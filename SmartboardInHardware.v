==> flow/design.v <==
module vv2(
input			CLOCK_50,				 
input	[3:0]	KEY,
output [9:0] LEDR,
output			VGA_CLK,   				 
output			VGA_HS,					 
output			VGA_VS,					 
output			VGA_BLANK_N,				 
output			VGA_SYNC_N,				 
output	[9:0]	VGA_R,   				 
output	[9:0]	VGA_G,	 				 
output	[9:0]	VGA_B,   				 
input	[7:0]	TD_DATA,    			 
input			TD_HS,					 
input			TD_VS,					 
output			TD_RESET_N,				 
input TD_CLK27,
output			I2C_SCLK,
inout			I2C_SDAT,
input [9:0] SW
);
wire [4:0] red, blue;
wire [5:0] green;
wire vga_plot;
wire [8:0] vga_x;
wire [7:0] vga_y;
VGA_PLL pll(.inclk0(CLOCK_50), .c0(VGA_CLK));
Video_In vin(
	.CLOCK_50		(CLOCK_50),
	.CLOCK_27		(TD_CLK27),
	.TD_RESET		(TD_RESET_N),
	.reset			(~KEY[0]),
	.TD_DATA		(TD_DATA),
	.TD_HS			(TD_HS),
	.TD_VS			(TD_VS),
	.waitrequest	(0),
	.x				(vga_x),
	.y				(vga_y),
	.red			(red),
	.green			(green),
	.blue			(blue),
	.pixel_en		(vga_plot)
);
avconf avc(
	.I2C_SCLK		(I2C_SCLK),
	.I2C_SDAT		(I2C_SDAT),
	.CLOCK_50		(CLOCK_50),
	.reset			(~KEY[0])
);
wire [10:0] vga_ox;
wire [10:0] vga_oy;
wire [17:0] colour;
wire fsmVGAWrite;
assign LEDR[7:0] = TD_DATA;
assign LEDR[8] = fsmVGAWrite;
fullFSM pixelProcessing(
	.iX(vga_x),
	.iY(vga_y),
	.oX(vga_ox),
	.oY(vga_oy),
	.resetn(KEY[0]),
	.clock50(CLOCK_50),
	.red(red),
	.green(green),
	.blue(blue),
	.writeEnVGA(fsmVGAWrite),
	.pixel_en(vga_plot)
	);
colourLUT COLOURSEL(SW[2:0], colour);
vga_adapter VGA(
			.resetn(KEY[0]),
			.clock(CLOCK_50),
			.colour(colour),
			.x(vga_ox),
			.y(vga_oy),
			.plot(fsmVGAWrite & SW[8]),
			.VGA_R(VGA_R),
			.VGA_G(VGA_G),
			.VGA_B(VGA_B),
			.VGA_HS(VGA_HS),
			.VGA_VS(VGA_VS),
			.VGA_BLANK(VGA_BLANK_N),
			.VGA_SYNC(VGA_SYNC_N),
			.clock_25(VGA_CLK));
		defparam VGA.RESOLUTION = "320x240";
		defparam VGA.MONOCHROME = "FALSE";
		defparam VGA.BITS_PER_COLOUR_CHANNEL = 6;
endmodule
module colourLUT(
   input [2:0] penSel,
   output reg [17:0] colour
   );
   always @ (*) begin
      case (penSel)
         3'd0: colour = 18'b000000000000000000;  
         3'd1: colour = 18'b111111111111111111;  
         3'd2: colour = 18'b111111000000111111;  
         3'd3: colour = 18'b000000111111000000;  
				 default: colour = 18'd0;
      endcase
   end
endmodule
module fullFSM(
  input [8:0] iX,
  input [7:0] iY,
  output [10:0] oX, oY,
  input resetn, clock50, clock27, pixel_en,
  input [9:0] red, green, blue,
  output writeMem, writeEnVGA
  );
  wire readyA, readyB, readyC, writeMemA, writeMemB, writeMemC;
  wire [1:0] selFSM, selMem, checkStateCtrl, csA, csB, csC;
  wire goA, goB, goC;
  wire [10:0] oaX, oaY;
  fullFSMdata u0(
    .iX(iX),
    .iY(iY), .resetn(resetn), .clock50(clock50), .red(red), .green(green)
		, .blue(blue), .readyA(readyA), .readyB(readyB), .readyC(readyC),
    .writeMemA(writeMemA), .writeMemB(writeMemB), .writeMemC(writeMemC)
		, .writeEnVGA(writeEnVGA), .writeMem(writeMem),.selFSM(selFSM), .selMem(selMem)
		, .checkState()
    ,.csA(csA), .csB(csB), .csC(csC), .goA(goA), .goB(goB), .goC(goC)
		, .clock27(clock27) , .oX(oX) , .oY(oY), .oaX(oaX), .oaY(oaY), .pixel_en(pixel_en)
    );
   FSMCtrl u1(.readyA(readyA), .readyB(readyB), .readyC(readyC)
	 , .writeMemA(writeMemA), .writeMemB(writeMemB), .writeMemC(writeMemC),
   .resetn(resetn), .clock50(clock50), .selFSM(selFSM), .selMem(selMem)
	 , .checkState(checkStateCtrl), .goA(goA), .goB(goB), .goC(goC));
endmodule
module fullFSMdata(
  input [10:0] iX,
  input [10:0] iY,
  output reg [10:0] oX,
  output reg [10:0] oY,
  output [10:0] oaX, oaY,
  input resetn, clock50,
  input [9:0] red, green, blue,
  input goA, goB, goC,
  input clock27,
  output readyA, readyB, readyC,
  output writeEnVGA,
  output writeMemA, writeMemB, writeMemC,
  output writeMem,
  output [1:0] csA, csB, csC,
  input [1:0] selFSM, selMem, checkState,
  input pixel_en
  );
  wire [10:0]   obX, ocX, obY, ocY;
  reg [10:0] iaX, ibX, icX, iaY, ibY, icY;
  reg [10:0] oldX, oldY;
  wire writeVGAA, writeVGAB, writeVGAC;
  always @ (*) begin
      if(csA == 2'b10) begin
          oX = oaX;
          oY = oaY;
      end
      else if(csB == 2'b10) begin
          oX = obX;
          oY = obY;
      end
      else if(csB == 2'b10) begin
          oX = ocX;
          oY = ocY;
      end
      else begin
          oX = 11'b0;
          oY = 11'b0;
      end
      if(csA == 2'b11) begin
          oX = oaX;
          oY = oaY;
      end
      else if(csB== 2'b11) begin
          oX = obX;
          oY = obY;
      end
      else if(csC == 2'b11) begin
          oX = ocX;
          oY = ocY;
      end
      else begin
          oX = 11'b0;
          oY = 11'b0;
      end
  end
  colourProcessFSM A(
    .iX(iX), .iY(iY),
    .oX(oaX), .oY(oaY),
    .red(red), .green(green), .blue(blue),
    .clock50(clock50), .resetn(resetn), .ready(readyA), .go(goA),
    .writeEnVGA(writeVGAA), .writeEnSt(writeMemA), .stateCheck(csA), .pixel_en(pixel_en)
    );
  colourProcessFSM B(
    .iX(iX), .iY(iY),
    .oX(obX), .oY(obY),
    .red(red), .green(green), .blue(blue),
    .clock50(clock50), .resetn(resetn), .ready(readyB), .go(goB),
    .writeEnVGA(writeVGAB), .writeEnSt(writeMemB), .stateCheck(csB), .pixel_en(pixel_en)
  );
  colourProcessFSM C(
    .iX(iX), .iY(iY),
    .oX(ocX), .oY(ocY),
    .red(red), .green(green), .blue(blue),
    .clock50(clock50), .resetn(resetn), .ready(readyC), .go(goC),
    .writeEnVGA(writeVGAC), .writeEnSt(writeMemC), .stateCheck(csC), .pixel_en(pixel_en)
  );
  assign writeEnVGA = writeVGAA | writeVGAB | writeVGAC;
  assign writeMem = writeMemA | writeMemB | writeMemC;
endmodule
module FSMCtrl (readyA, readyB, readyC, writeMemA, writeMemB, writeMemC,
  resetn, clock50, selFSM, selMem, checkState, goA, goB, goC);
  input readyA, readyB, readyC, writeMemA, writeMemB, writeMemC, resetn, clock50;
  output reg [1:0] selFSM, selMem;
  output reg goA, goB, goC;
  output [1:0] checkState;
  localparam              PICK_A    = 2'd0,
                          PICK_B    = 2'd1,
                          PICK_C    = 2'd2;
  reg [1:0] current_state, next_state;
  always@(*)
  begin: state_table
    case (current_state)
      PICK_A:
      begin
        if (readyA) next_state = PICK_A;
        else next_state = PICK_B;
      end
      PICK_B:
      begin
        if (readyB) next_state = PICK_B;
        else next_state = PICK_C;
      end
      PICK_C:
      begin
        if (readyC) next_state = PICK_C;
        else next_state = PICK_A;
      end
      default: next_state = PICK_A;
    endcase
  end
  assign checkState = current_state;
  always@(*)
  begin: enable_signals
    selFSM = 2'b01;
    goA = 1'b0;
    goB = 1'b0;
    goC = 1'b0;
    case (current_state)
      PICK_A:
      begin
          selFSM = 2'b01;
          goA = 1'b1;
      end
      PICK_B:
      begin
          selFSM = 2'b10;
          goB = 1'b1;
      end
      PICK_C:
      begin
          selFSM = 2'b11;
          goC = 1'b1;
      end
    endcase
  end
  always@(*)
  begin
    if (writeMemA) selMem = 2'b01;
    else if (writeMemB) selMem = 2'b10;
    else if (writeMemC) selMem = 2'b11;
    else selMem = 2'b00;
  end
  always@(posedge clock50)
  begin
    if (!resetn)
      current_state <= PICK_A;
    else
      current_state <= next_state;
  end
endmodule
module colourProcessFSM(
  input [10:0] iX, iY,
  input [9:0] red, green, blue,
  input clock50, resetn, go,
  input pixel_en,
  output writeEnVGA, writeEnSt, ready,
  output [10:0] oX, oY,
  output [1:0] stateCheck
  );
  wire loadReg;
     colourCtrl u0(
        .red(red),
        .green(green),
        .blue(blue),
        .go(go),
        .resetn(resetn),
        .clock50(clock50),
        .bdsel(), 
        .loadReg(loadReg),
        .ready(ready),
        .writeEnSt(writeEnSt),
        .writeEnVGA(writeEnVGA),
        .stateCheck(stateCheck),
		  .pixel_en(pixel_en)
     );
     dataForColour u1(
       .clock50(clock50),
       .resetn(resetn),
       .ld_reg(loadReg),
       .iX(iX),
       .iY(iY),
       .oX(oX),
       .oY(oY)
       );
endmodule
module dataForColour(
  input clock50,
  input resetn,
  input [10:0] iX,
  input [10:0] iY,
  input ld_reg,
  output reg [10:0] oX,
  output reg [10:0] oY
  );
  always @ (posedge clock50) begin
     if(!resetn) begin
        oX <= 11'b0;
        oY <= 11'b0;
     end
     else if (ld_reg) begin
        oX <= iX;
        oY <= iY;
     end
  end
endmodule
module colourCtrl (red, green, blue, go,resetn, clock50, ready, bdsel, loadReg, writeEnSt, writeEnVGA, stateCheck, pixel_en);
  input [9:0] red, green, blue;
  input go;
  input resetn;
  input clock50;
  input pixel_en;
  output [1:0] stateCheck;
  output reg ready;
  output reg bdsel;
  output reg loadReg;
  output reg writeEnSt;
  output reg writeEnVGA;
  wire colInRange;
  assign colInRange = (blue > green & blue > red & pixel_en) ? 1'b1 : 1'b0;
  localparam        IDLE        = 2'd0,
                    LOAD_R      = 2'd1,
                    STATE_WRITE = 2'd2,
                    OUTSIG      = 2'd3;
  reg [1:0] current_state, next_case;
  assign stateCheck = current_state;
  always@(*)
  begin: state_table
    case (current_state)
      IDLE: next_case = (go & colInRange) ? LOAD_R : IDLE;
      LOAD_R: next_case = OUTSIG;
      OUTSIG: next_case = IDLE;
      default: next_case = IDLE;
    endcase
  end
  always@(*)
  begin: enable_signals
      ready = 1'b0;
      bdsel = 1'b0;
      loadReg = 1'b0;
      writeEnSt = 1'b0;
      writeEnVGA = 1'b0;
      case (current_state)
        IDLE:
        begin
          ready = 1'b1;
        end
        LOAD_R:
        begin
          loadReg = 1'b1;
        end
        STATE_WRITE:
        begin
          writeEnSt = 1'b1;
        end
        OUTSIG:
        begin
          writeEnVGA = 1'b1;
        end
      endcase
  end
  always@(posedge clock50)
  begin: state_FFs
    if (!resetn)
      current_state <= IDLE;
    else
      current_state <= next_case;
  end
endmodule
# Reports on fullFSM
# What the tools print for fullFSM, step after step.
# Line numbers count from 1 in the design file above.
# Cell names lack the library's common part.
# The mark n/a stands for no value.
# inputs
top,fullFSM
clk_port,clock50
lib,sky130hd
corner,tt_025C_1v80

# Word level
# Counts by Yosys on the flattened word-level netlist (proc, flatten, opt, wreduce; memories kept). Register bits leave out memories and registers merged into their read ports (data or address); mux counts leave out enables and synchronous resets folded into registers. Print and check cells are left out. Cells with the same type and inputs are merged into one.
# bits
elab_cells,80
out_inout_bits,24
inputBits,51
reg_bits,59
# op_classes
n_eq,11
cmp,2
n_logic,9
n_reduce_logical,16
muxes,32
# op_table
operator,n
2-to-1 mux 11 bit,4
OR reduction 3 bit,12
case mux 1 bit (select 2 bit),12
greater-than comparator 10 bit,2
== test 2 bit with constant B,7
case mux 2 bit (select 2 bit),3
2-to-1 mux 9 bit,1
== test 2 x 1 -> 1 bit with constant B,4
logical NOT 2 bit,4
2-to-1 mux 8 bit,1
2-to-1 mux 1 bit,8
case mux 2 bit (select 3 bit),1
bitwise AND 1 bit,5
bitwise OR 1 bit,4
2-to-1 mux 2 bit,2

# Depth
# Longest topological path by Yosys (ltp), each cell counted once; first at word level (registers and memories cut), then after technology mapping (sequential cells cut; the memories' decode and read muxes count).
# depth
word_depth,7
abc_area,0
ltp_mapped,7
depth_no_buf,7

# Synthesis result
# Yosys stat after the flow's synthesis: flattened, memories mapped to cells. It holds for the ABC_AREA given above (unset counts as 0); a run with the other value may have another netlist.
# by_type
type,n,area_total_um2
dfxtp_1,63,1261.21
nand2_1,142,533.011
a21boi_0,51,382.867
ha_1,20,250.24
o21ai_0,26,130.125
a21oi_1,21,105.101
nor2_1,25,93.84
inv_1,23,86.333
clkbuf_1,17,63.811
buf_4,6,45.043
buf_2,7,35.034
and2_1,5,31.28
nand2b_1,5,31.28
a2bb2oi_1,3,26.275
a211oi_2,2,25.024
nand4_1,4,25.024
a2111o_1,2,22.522
or2_2,3,18.768
# Not listed: further types 9, cells in them 10.
# mapped
seqArea_um2,1261.2
yosys_area_um2,3235.6
flip_flops,63
n_buf,31
stdcells,435
# The figures by module come from a second, unflattened synthesis with its own total; it is not the netlist above.
# unflattened
hier_cells,578
hier_area_um2,5062.4
# Each row is one instance without its submodules.
# modules
module,n_cells,n_inst,seq_area_um2,area_um2
dataForColour,71,3,440.4,857.1
colourCtrl,80,3,40.0,599.3
fullFSMdata,104,1,0.0,533.0
FSMCtrl,20,1,40.0,156.4
fullFSM,1,1,0.0,3.8
colourProcessFSM,0,3,0.0,0.0

# Worst setup path after synthesis
# Source: OpenSTA report_checks on the synthesized netlist (no wires, ideal clock, input and output delay 20% of the period each), path of least setup slack; recovery checks are left aside. Register names are those of the netlist, which keeps one name where synthesis merged equal registers.
# synth_path
path_type,input port to flip-flop
from,input port green[5]
to,register u0.A.u0.current_state
required_time_ps,1908
setup_ps,72
path_buffers,0
in_delay_ps,396
arrival_time_ps,1630
path_delay_ps,1306
period_ps,1980
launch_ps,396
setup_slack_ps,279
driving_pins,7
period_less_setup_slack_ps,1701
# "path_delay_ps" is the arrival time less input delay plus setup time.
# "driving_pins": output pins that drive a net of the path, with the launching flip-flop's if there is one; two outputs of one cell count as two.
# "period_less_setup_slack_ps" = period - worst setup slack (recovery checks aside). The figure is calculated, with input and output delays left at 20% of the set period.
# An end named without its bit number is one bit of that signal or, where synthesis recoded a state register, one of its new flip-flops.
# synth_between
cell_sequence,inv_1 > ha_1 > a21oi_1 > o21ai_0 > a2111o_1 > nand4_2 > a2bb2oi_1
# synth_rtl
element,line,rtl
from (decl),108,"input [9:0] red, green, blue,"
to (assign),394,current_state <= IDLE;
to (assign),396,current_state <= next_case;
to (decl),354,"reg [1:0] current_state, next_case;"
# Chain of elaborated cells between the ends: none given.

# Worst path after layout
# Path of least setup slack in the final report of run A (OpenROAD, finished layout, wires in). Where an end is a register, its clock arrival counts in the times.
# The report prints the path's times to 10 ps; the period is as set.
# layout_path
path_type,flip-flop to output port
from,register u0.B.u0.current_state
to,output port oX[3]
period_ps,1510
launch_ps,330
path_buffers,2
required_time_ps,1210
output_delay_ps,300
arrival_time_ps,1380
driving_pins,6
setup_slack_ps,-170
# An end named without its bit number is one bit of that signal or, where synthesis recoded a state register, one of its new flip-flops.
# Between the ends stands the longest chain of elaborated cells between them, by number of cells; it is not shown to be the way that was timed. Of several equally long chains one is given.
# A line is the first line of the expression or statement that the cell stems from. Yosys adds cells for indexed reads and writes and turns some case tables into memories.
# layout_between
cell_sequence,dfxtp_4 > buf_12 > nor2_2 > a21oi_2 > o21ai_1 > buf_2
elab_chain_cells,3
cone_cells,3
cone_classes,eq/ne: 1; mux: 2
# layout_rtl
element,line,rtl
from (decl),354,"reg [1:0] current_state, next_case;"
from (assign),394,current_state <= IDLE;
from (assign),396,current_state <= next_case;
== test 2 bit,173,else if(csB== 2'b11) begin
2-to-1 mux 11 bit,173,
2-to-1 mux 11 bit,169,if(csA == 2'b11) begin
to (decl),106,"output [10:0] oX, oY,"

# Design fullFSM on sky130hd. What follows are 2 stored runs of the flow, each under its own settings; their order means nothing. The constraints put input and output delay at 20% of the set period each and load the outputs with 0.01 pF.
# "achievedPeriod_ps" means the clock period less the worst setup slack. The figure is calculated, with input and output delays left at 20% of the set period.
# Among the settings, . means not set for that run.
name,run A,run B
period_ns,1.51,2.22
CORE_UTILIZATION,18,37
PLACE_DENSITY_LB_ADDON,0.14,0.08
CORE_MARGIN,6,2
GPL_TIMING_DRIVEN,1,.
GPL_ROUTABILITY_DRIVEN,0,.
SLEW_MARGIN,35,20
CAP_MARGIN,20,20
SETUP_SLACK_MARGIN,.,0.29
CORE_ASPECT_RATIO,.,1.42
CELL_PAD_IN_SITES_GLOBAL_PLACEMENT,.,2
CELL_PAD_IN_SITES_DETAIL_PLACEMENT,.,1
TNS_END_PERCENT,.,100
CTS_CLUSTER_DIAMETER,.,192
MIN_ROUTING_LAYER,.,met1
MAX_ROUTING_LAYER,.,met4
synth_area_um2,3235.6,3235.6
dieArea_um2,21337.9,9520.5
finish.stdcell_area_um2,4964.8,4599.4
setup_worst_slack_ps,-168,324
final_setup_tns_ps,-2333,0
achievedPeriod_ps,1678,1896
